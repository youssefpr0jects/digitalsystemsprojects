==> flow/design.v <==
module pulse_generator(
    input sys_clk,
    input rst_1, 
    input rst_2, 
    input rst_4,
    output reg flag_1s,
    output reg flag_2s,
    output reg flag_4s
);
reg [31:0] counter_1s, counter_2s, counter_4s;
	always @ (posedge sys_clk) 
	begin
		if (rst_1 == 0) begin
			counter_1s <= 32'd0;
            flag_1s <= 1'b0;
		end 
        else begin
            counter_1s <= counter_1s + 32'd1;
			if (counter_1s == 32'd49999999) 
			begin
				flag_1s <= 1;
				counter_1s <= 32'd0;
			end
            if (flag_1s) 
                flag_1s <= 0;
        end 
        if (rst_2 == 0) begin
			counter_2s <= 32'd0;
            flag_2s <= 1'b0;
		end 
        else begin
            counter_2s <= counter_2s + 32'd1;
			if (counter_2s == 32'd99999999) 
			begin
				flag_2s <= 1;
				counter_2s <= 32'd0;
			end
            if (flag_2s) 
                flag_2s <= 0;
        end 
        if (rst_4 == 0) begin
			counter_4s <= 32'd0;
            flag_4s <= 1'b0;
		end 
        else begin
            counter_4s <= counter_4s + 32'd1;
			if (counter_4s == 32'd199999999) 
			begin
				flag_4s <= 1;
				counter_4s <= 32'd0;
			end
            if (flag_4s) 
                flag_4s <= 0;
        end 
	end 
    endmodule
=== Reports on pulse_generator ===
Tool output for the design above, in the order of the flow.
Lines are those of the file above, counted from 1.
Operators: Yosys type, input widths -> output width; for muxes data width and select width s.
Library cell names are shortened.
A cell with n/a has no value.

* Top module: pulse_generator
* Clock: sys_clk
* Cell library: sky130hd
* Corner: tt_025C_1v80

=== After elaboration ===
Source: Yosys, flattened and elaborated, memories not mapped. Widths are those after wreduce. Registers that Yosys merges into a memory's read port (data or address) are not register bits. Print and check cells do not count. Equal cells are merged and count once.

* Shifts and indexed selects: 0
* Divide/modulo/power cells: 0
* Eq/ne operators: 3
* Multipliers: 0
* Bitwise logic cells: 3
* Multiplexer cells: 3
* Reductions and logical operators: 6
* $add $sub $neg: 3
* Magnitude comparators: 0

{| class="wikitable"
|+ Operator list
! operator !! count
|-
| $add 32x1->32 const B || 3
|-
| $eq 32x26->1 const B || 1
|-
| $eq 32x27->1 const B || 1
|-
| $eq 32x28->1 const B || 1
|-
| $reduce_or 2->1 || 6
|-
| $not 1->1 || 3
|-
| $mux 1 || 3
|}

* Memory cells: 0
* Cells after elaboration: 24
* Input port bits: 4
* Memory bits (read-only): 0
* Output and inout port bits: 3
* Word width x clocked read ports: 0
* Register bits: 99
* Bits in latches: 0
* Memory bits (writable): 0

=== Logic depth ===
Yosys ltp: most cells in a row. Word level: on the elaborated netlist, between registers, memories and ports. Mapped: between sequential cells and ports; inverters and the memories' decode and read muxes count.

* Depth after elaboration: 2
* ABC_AREA: 0
* Gate-level depth with buffers: 7

=== Netlist ===
Yosys stat after the flow's synthesis: flattened, memories mapped to cells. It holds for the ABC_AREA given above (unset counts as 0); a run with the other value may have another netlist.
The area totals of this step are shown rounded.

* Flip-flop cells: 99
* Chip area (Yosys): 4660 um2
* Cell count: 549
* Area of sequential cells: 1980 um2
* Buffers: 31

{| class="wikitable"
|+ Cells by type
! cell type !! count !! area in all (um2)
|-
| dfxtp_1 || 99 || 1.98E+03
|-
| a21oi_1 || 48 || 240.23
|-
| or4_1 || 29 || 217.709
|-
| nand4_1 || 30 || 187.68
|-
| xnor2_1 || 21 || 183.926
|-
| o31ai_1 || 24 || 180.173
|-
| nand3_1 || 35 || 175.168
|-
| xor2_1 || 19 || 166.41
|-
| nor2_1 || 44 || 165.158
|-
| or3_1 || 25 || 156.4
|-
| nand2_1 || 35 || 131.376
|-
| o21ai_0 || 26 || 130.125
|-
| and4_1 || 13 || 113.859
|-
| and3_1 || 13 || 81.328
|-
| buf_2 || 13 || 65.062
|-
| and2_1 || 9 || 56.304
|-
| clkbuf_1 || 15 || 56.304
|-
| nor4_1 || 9 || 56.304
|}

Not listed: further types 17, cells in them 42.

=== Timing after synthesis ===
Path of least setup slack by OpenSTA after synthesis, without wires, with an ideal clock, recovery checks aside; 20% of the period is set as input and as output delay. Where synthesis merged equal registers, the netlist keeps one of their names.

* Kind: reg-to-reg
* From: reg counter_2s[0]
* To: reg counter_2s[30]
* Driving pins on the path: 7
* Launch time at the first pin: 0.000 ns
* Clock period: 2.35 ns
* Buffers on the path: 1
* Data required time: 2.284 ns
* Slack: 0.272 ns
* Library setup time: 0.066 ns
* Data arrival time: 2.012 ns
* Delay of the path: 2.078 ns
* Period reached after synthesis: 2.078 ns

"delay of the path" = arrival - input delay + setup time.
"driving pins on the path" counts driving pins, that of a launching flip-flop among them; a cell with two outputs on the path counts twice.
"period reached after synthesis" = period - worst setup slack (recovery checks aside). The figure is calculated, with input and output delays left at 20% of the set period.
Between the ends stands the longest chain of elaborated cells between them, by number of cells; it is not shown to be the way that was timed. Of several equally long chains one is given.
Each line given opens the expression or statement behind the cell; cells for indexed reads and writes are added by Yosys, which also makes memories of some case tables.
A register here has more assigning lines than the two given.

* Cell sequence: dfxtp_1 > ha_1 > nand4_2 > or4_1 > buf_2 > or4_4 > a21oi_2
* Length of the longest elaborated chain: 2
* Elaborated cells between the ends (all ways): 3
* RTL lines with such cells: 2

{| class="wikitable"
|+ Ends and longest elaborated chain, after synthesis
! what !! RTL line !! source
|-
| start, declared || 10 || <nowiki>reg [31:0] counter_1s, counter_2s, counter_4s;</nowiki>
|-
| start, assigned || 28 || <nowiki>counter_2s <= 32'd0;</nowiki>
|-
| start, assigned || 32 || <nowiki>counter_2s <= counter_2s + 32'd1;</nowiki>
|-
| $eq 32x27->1 || 33 || <nowiki>if (counter_2s == 32'd99999999)</nowiki>
|-
| $reduce_or 2->1 || n/a ||
|-
| end, assigned || 32 ||
|-
| end, assigned || 36 || <nowiki>counter_2s <= 32'd0;</nowiki>
|-
| end, declared || 10 ||
|}

=== Path in the finished layout ===
Path of least setup slack in the final report of run 1 (OpenROAD, finished layout, wires in). Where an end is a register, its clock arrival counts in the times.

* Kind: reg-to-reg
* From: reg counter_1s[0]
* To: reg counter_1s[31]
* Clock period: 2.11 ns
* Slack: 0.15 ns
* Library setup time: 0.13 ns
* Buffers on the path: 2
* Data arrival time: 2.21 ns
* Driving pins on the path: 7
* Data required time: 2.36 ns
* Launch time at the first pin: 0.38 ns

Between the ends stands the longest chain of elaborated cells between them, by number of cells; it is not shown to be the way that was timed. Of several equally long chains one is given.
A register here has more assigning lines than the two given.

* Cell sequence: dfxtp_4 > buf_6 > and4_4 > nand4b_1 > buf_4 > o31ai_1 > a21oi_1
* Length of the longest elaborated chain: 2
* Elaborated cells between the ends (all ways): 3
* RTL lines with such cells: 2

{| class="wikitable"
|+ Ends and longest elaborated chain, post-layout
! what !! RTL line !! source
|-
| start, declared || 10 || <nowiki>reg [31:0] counter_1s, counter_2s, counter_4s;</nowiki>
|-
| start, assigned || 14 || <nowiki>counter_1s <= 32'd0;</nowiki>
|-
| start, assigned || 18 || <nowiki>counter_1s <= counter_1s + 32'd1;</nowiki>
|-
| $eq 32x26->1 || 19 || <nowiki>if (counter_1s == 32'd49999999)</nowiki>
|-
| $reduce_or 2->1 || n/a ||
|-
| end, assigned || 18 ||
|-
| end, assigned || 22 || <nowiki>counter_1s <= 32'd0;</nowiki>
|-
| end, declared || 10 ||
|}

Wiki page: pulse_generator / flow data

Below are 2 stored runs of the flow (Yosys, OpenROAD; platform sky130hd) on pulse_generator, each with its settings and what was measured, unordered. Constraints: input delay and output delay 20% of the set period each, output load 0.01 pF.
"reached clock period" means the clock period less the worst setup slack. The figure is calculated, with input and output delays left at 20% of the set period.
"critical path time": the worst setup path's part of the clock period (all of it between registers, 20% less for each end at a port) less its slack. A launch clock that arrives late makes it longer, a capture clock that arrives late makes it shorter.
"total power after layout": no workload was simulated; the value follows from the tool's default switching activity.
Results are given in rounded form.

=== Run 1 ===
{| class="wikitable"
! Setting !! Value
|-
| period_ns || 2.11
|-
| CORE_UTILIZATION || 46
|-
| SETUP_SLACK_MARGIN || 0.53
|-
| PLACE_DENSITY || 0.45
|-
| CELL_PAD_IN_SITES_DETAIL_PLACEMENT || 1
|-
| GPL_TIMING_DRIVEN || 1
|-
| MIN_ROUTING_LAYER || met1
|-
| CAP_MARGIN || 20
|-
| CORE_MARGIN || 2
|-
| SLEW_MARGIN || 20
|-
! Result !! Value
|-
| Area of the synthesized netlist || 4660 um2
|-
| Die footprint || 11000 um2
|-
| Standard-cell area after layout || 7050 um2
|-
| Utilization after layout || 71.8 %
|-
| Worst slack on setup checks || 0.152 ns
|-
| Total negative slack on setup checks || 0.000 ns
|-
| Smallest hold slack || 0.465 ns
|-
| Total power after layout || 3.74 mW
|-
| Reached clock period || 1.958 ns
|-
| Critical path time || 1.96 ns
|-
| Worst setup path kind || reg-to-reg
|}

=== Run 2 ===
{| class="wikitable"
! Setting !! Value
|-
| period_ns || 1.41
|-
| CORE_UTILIZATION || 60
|-
| SETUP_SLACK_MARGIN || 0.39
|-
| PLACE_DENSITY_LB_ADDON || 0.0
|-
| HOLD_SLACK_MARGIN || 0.23
|-
| CORE_ASPECT_RATIO || 0.62
|-
| CELL_PAD_IN_SITES_DETAIL_PLACEMENT || 2
|-
| TNS_END_PERCENT || 75
|-
| GPL_TIMING_DRIVEN || 1
|-
| GPL_ROUTABILITY_DRIVEN || 1
|-
| CAP_MARGIN || 5
|-
| SLEW_MARGIN || 25
|-
| MIN_ROUTING_LAYER || met1
|-
| CORE_MARGIN || 2
|}
No results, placement failed with DPL-0033.
